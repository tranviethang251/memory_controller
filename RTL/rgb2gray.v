==> flow/design.v <==
module rgb2gray
(
    input        clk, rstb,
    input        i_hav, i_vav,
    input  [7:0] i_r, i_g, i_b,
    output       o_hav, o_vav,
    output [7:0] o_y
);
reg       hav, vav;
reg [7:0] r, g, b;
always @(posedge clk or negedge rstb) begin
   if (~rstb) begin
      hav <= 0;
      vav <= 0;
      r   <= 0;
      g   <= 0;
      b   <= 0;
   end
   else begin
      hav <= i_hav;
      vav <= i_vav;
      r   <= (i_hav&i_vav) ? i_r : 0;
      g   <= (i_hav&i_vav) ? i_g : 0;
      b   <= (i_hav&i_vav) ? i_b : 0;
   end
end
reg [15:0] y_r, y_g, y_b;
reg        hav_t1, vav_t1;
always @(posedge clk or negedge rstb) begin
   if (~rstb) begin
      y_r    <= 0;
      y_g    <= 0;
      y_b    <= 0;
      hav_t1 <= 0;
      vav_t1 <= 0;
   end
   else begin
      y_r    <= r * 8'd77;
      y_g    <= g * 8'd150;
      y_b    <= b * 8'd29;
      hav_t1 <= hav;
      vav_t1 <= vav;
   end
end
reg [15:0] y;
reg        hav_t2, vav_t2;
always @(posedge clk or negedge rstb) begin
   if (~rstb) begin
      y      <= 0;
      hav_t2 <= 0;
      vav_t2 <= 0;
   end
   else begin
      y      <= y_r + y_g + y_b;
      hav_t2 <= hav_t1;
      vav_t2 <= vav_t1;
   end
end
assign o_y   = y[15:8] ;
assign o_hav = hav_t2;
assign o_vav = vav_t2;
endmodule
# Reports on rgb2gray
# Tool output for the design above, in the order of the flow.
# Line numbers count from 1 in the design file above.
# Library cell names are shortened.
# Not given: --
[setup] design="rgb2gray" clk_port="clk" cell_library="sky130hd" lib_corner="tt_025C_1v80"

# Elaborated design
# Source: Yosys, flattened and elaborated, memories not mapped. Widths are those after wreduce; folded enables and synchronous resets count as part of the registers. Registers that Yosys merges into a memory's read port (data or address) are not register bits. Print and check cells do not count. Equal cells are merged and count once.
[bits] reg_bits=89 wordCells=22 input_bits=28 out_inout_bits=10
[op_classes] muxes=3 n_mul=3 add_sub_neg=2 n_logic=1
[ops] cell="8-bit by 7-bit multiplier with 15-bit output with constant B" n=2
[ops] cell="8-bit by 5-bit multiplier with 13-bit output with constant B" n=1
[ops] cell="8-bit two-way mux" n=3
[ops] cell="15-bit by 16-bit adder with 16-bit output" n=1
[ops] cell="16-bit by 13-bit adder with 16-bit output" n=1
[ops] cell="1-bit AND" n=1

# Longest topological paths
# Longest topological path by Yosys (ltp), each cell counted once; first at word level (registers and memories cut), then after technology mapping (sequential cells cut; the memories' decode and read muxes count).
[depth] depth_word=2 ABC_AREA=1 ltp_mapped=15 ltp_nobuf=15

# After synthesis
# Yosys stat after the flow's synthesis: flattened, memories mapped to cells. It holds for the ABC_AREA given above (unset counts as 0); a run with the other value may have another netlist.
[types] cell="dfrtp_1" n=81
[types] cell="ha_1" n=113
[types] cell="fa_1" n=38
[types] cell="inv_1" n=164
[types] cell="nand2_1" n=144
[types] cell="nor2_1" n=58
[types] cell="nand3_1" n=34
[types] cell="xor2_1" n=18
[types] cell="a21oi_1" n=28
[types] cell="o21ai_0" n=12
[types] cell="xnor2_1" n=6
[types] cell="nand4_1" n=7
[types] cell="nor3_1" n=5
[types] cell="nor3_2" n=2
[types] cell="a31oi_1" n=3
[types] cell="o21ai_2" n=2
[types] cell="o211ai_1" n=2
[types] cell="o21bai_1" n=2
# Not listed: further types 4, cells in them 6.
[synth_totals] stdcells=725 flip_flops=81 mapped_area_mm2=0.0063398 seqArea_mm2=0.0020269

# Path before layout
# OpenSTA on the mapped netlist: ideal clock, no wires. The path of least setup slack (recovery checks aside). Input and output delay are each 20% of the period. Register names are those of the netlist, which keeps one name where synthesis merged equal registers.
[synth_path] path_kind="register -> register" startpoint="register g[4]" endpoint="register y_g[11]" t_arrival_ps=2908 setup_ps=124 tclk_ps=4080 required_time_ps=3956 delay_ps=3032 stages=13 path_slack_ps=1048 period_less_setup_slack_ps=3032
# "delay_ps" is the arrival time less input delay plus setup time.
# "stages" counts driving pins, that of a launching flip-flop among them; a cell with two outputs on the path counts twice.
# "period_less_setup_slack_ps" = period - worst setup slack (recovery checks aside). The figure is calculated, with input and output delays left at 20% of the set period.
# The rows between start and end are the longest chain of elaborated cells between them; the timing report does not say that the signal goes this way. Where chains are equally long, one stands for them.
# A line is the first line of the expression or statement that the cell stems from. Yosys adds cells for indexed reads and writes and turns some case tables into memories.
[synth_via] cell_sequence="dfrtp_1 -> ha_1 -> ha_1 -> inv_1 -> fa_1 -> fa_1 -> inv_1 -> ha_1 -> a21oi_1 -> nor2_1 -> nor2_1 -> nand2_1 -> xor2_1" elab_chain_cells=1 cone_cells=1 cone_classes="mul (1)"
[synth_lines] item="start: declaration" line=10 source="reg [7:0] r, g, b;"
[synth_lines] item="start: assignment" line=16 source="g   <= 0;"
[synth_lines] item="start: assignment" line=23 source="g   <= (i_hav&i_vav) ? i_g : 0;"
[synth_lines] item="8-bit by 7-bit multiplier with 15-bit output" line=39 source="y_g    <= g * 8'd150;"
[synth_lines] item="end: assignment" line=32 source="y_g    <= 0;"
[synth_lines] item="end: assignment" line=39
[synth_lines] item="end: declaration" line=27 source="reg [15:0] y_r, y_g, y_b;"

# Timing after layout
# Path of least setup slack in the final report of record 1 (OpenROAD, finished layout, wires in). Where an end is a register, its clock arrival counts in the times.
# The path's times are printed in steps of 10 ps; the period is the one set.
[layout_path] path_kind="register -> register" startpoint="register r[4]" endpoint="register y_r[14]" setup_ps=80 tclk_ps=2730 required_time_ps=3020 path_slack_ps=-290 t_arrival_ps=3300 stages=14
# The rows between start and end are the longest chain of elaborated cells between them; the timing report does not say that the signal goes this way. Where chains are equally long, one stands for them.
[layout_via] cell_sequence="dfrtp_1 -> ha_1 -> ha_1 -> inv_1 -> fa_1 -> fa_1 -> inv_2 -> ha_4 -> nand2_2 -> nor2_1 -> nand2_1 -> nand2_2 -> nand2_2 -> o211ai_1" elab_chain_cells=1 cone_cells=1 cone_classes="mul (1)"
[layout_lines] item="start: declaration" line=10 source="reg [7:0] r, g, b;"
[layout_lines] item="start: assignment" line=15 source="r   <= 0;"
[layout_lines] item="start: assignment" line=22 source="r   <= (i_hav&i_vav) ? i_r : 0;"
[layout_lines] item="8-bit by 7-bit multiplier with 15-bit output" line=38 source="y_r    <= r * 8'd77;"
[layout_lines] item="end: assignment" line=31 source="y_r    <= 0;"
[layout_lines] item="end: assignment" line=38

Hand-over note for rgb2gray

Measured data: module rgb2gray, platform sky130hd, 2 stored runs of the flow under differing settings, order arbitrary. Input and output delays are each 20% of the period that was set; the output load is 0.01 pF.
By "timing.achieved_period_ps" is meant the clock period of the run minus its worst setup slack. This is arithmetic on one report: input and output delays are still those of the set period (20% each).
By "critical_path_time_ps" is meant the share of the clock period that the worst setup path is allowed (20% is reserved at inputs, 20% at outputs), minus its slack. Clock arrival times at its registers enter into it.
"power.total_uw": no workload was simulated; the value follows from the tool's default switching activity.
"critical_path_time_ps" is known to 10 ps.

[flow] record 1: files
==> flow/run.sh <==
#!/bin/bash
# the make line also repeats the synthesis and layout settings of config.mk as NAME=value (left out here)
make -C /OpenROAD-flow-scripts/flow DESIGN_CONFIG=/design/flow/config.mk WORK_HOME=/design/flow/orfs CLKGATE_MAP_FILE= finish
==> flow/config.mk <==
export PLATFORM = sky130hd
export DESIGN_NAME = rgb2gray
export DESIGN_NICKNAME = rgb2gray
export VERILOG_FILES = /design/flow/design.v
export SDC_FILE = /design/flow/constraint.sdc
export NUM_CORES = 4
export LEC_CHECK = 0
export ABC_AREA = 1
export CAP_MARGIN = 20
export CORE_MARGIN = 2
export CORE_UTILIZATION = 65
export CTS_CLUSTER_DIAMETER = 188
export PLACE_DENSITY = 0.67
export SETUP_SLACK_MARGIN = 0.01
export SLEW_MARGIN = 20
==> flow/constraint.sdc <==
create_clock -name core_clock -period 2.73 [get_ports {clk}]
set_input_delay 0.5460 -clock core_clock [delete_from_list [all_inputs] [get_ports {clk}]]
set_output_delay 0.5460 -clock core_clock [all_outputs]
set_load 0.01 [all_outputs]

[flow] record 1: metrics
[metrics] finish.stdcell_area_mm2 = 0.0079476
[metrics] critical_path_time_ps = 3020
[metrics] worstPathKind = register -> register
[metrics] tns_ps = -3126
[metrics] post_synth_area_mm2 = 0.0063398
[metrics] power.total_uw = 3814
[metrics] die_footprint_mm2 = 0.0105596
[metrics] fin_ws_ps = -289
[metrics] timing.achieved_period_ps = 3019
[metrics] fin_util_frac = 0.825

[flow] record 2: files
==> flow/run.sh <==
#!/bin/bash
# the make line also repeats the synthesis and layout settings of config.mk as NAME=value (left out here)
make -C /OpenROAD-flow-scripts/flow DESIGN_CONFIG=/design/flow/config.mk WORK_HOME=/design/flow/orfs CLKGATE_MAP_FILE= finish
==> flow/config.mk <==
export PLATFORM = sky130hd
export DESIGN_NAME = rgb2gray
export DESIGN_NICKNAME = rgb2gray
export VERILOG_FILES = /design/flow/design.v
export SDC_FILE = /design/flow/constraint.sdc
export NUM_CORES = 4
export LEC_CHECK = 0
export CAP_MARGIN = 20
export CORE_MARGIN = 2
export CORE_UTILIZATION = 40
export SLEW_MARGIN = 20
==> flow/constraint.sdc <==
create_clock -name core_clock -period 3.38 [get_ports {clk}]
set_input_delay 0.6760 -clock core_clock [delete_from_list [all_inputs] [get_ports {clk}]]
set_output_delay 0.6760 -clock core_clock [all_outputs]
set_load 0.01 [all_outputs]

[flow] record 2: metrics
[metrics] finish.stdcell_area_mm2 = 0.0070418
[metrics] critical_path_time_ps = 3260
[metrics] worstPathKind = register -> register
[metrics] tns_ps = 0
[metrics] post_synth_area_mm2 = 0.0057292
[metrics] power.total_uw = 3017
[metrics] die_footprint_mm2 = 0.0152967
[metrics] fin_ws_ps = 117
[metrics] timing.achieved_period_ps = 3263
[metrics] fin_util_frac = 0.505

End of note.
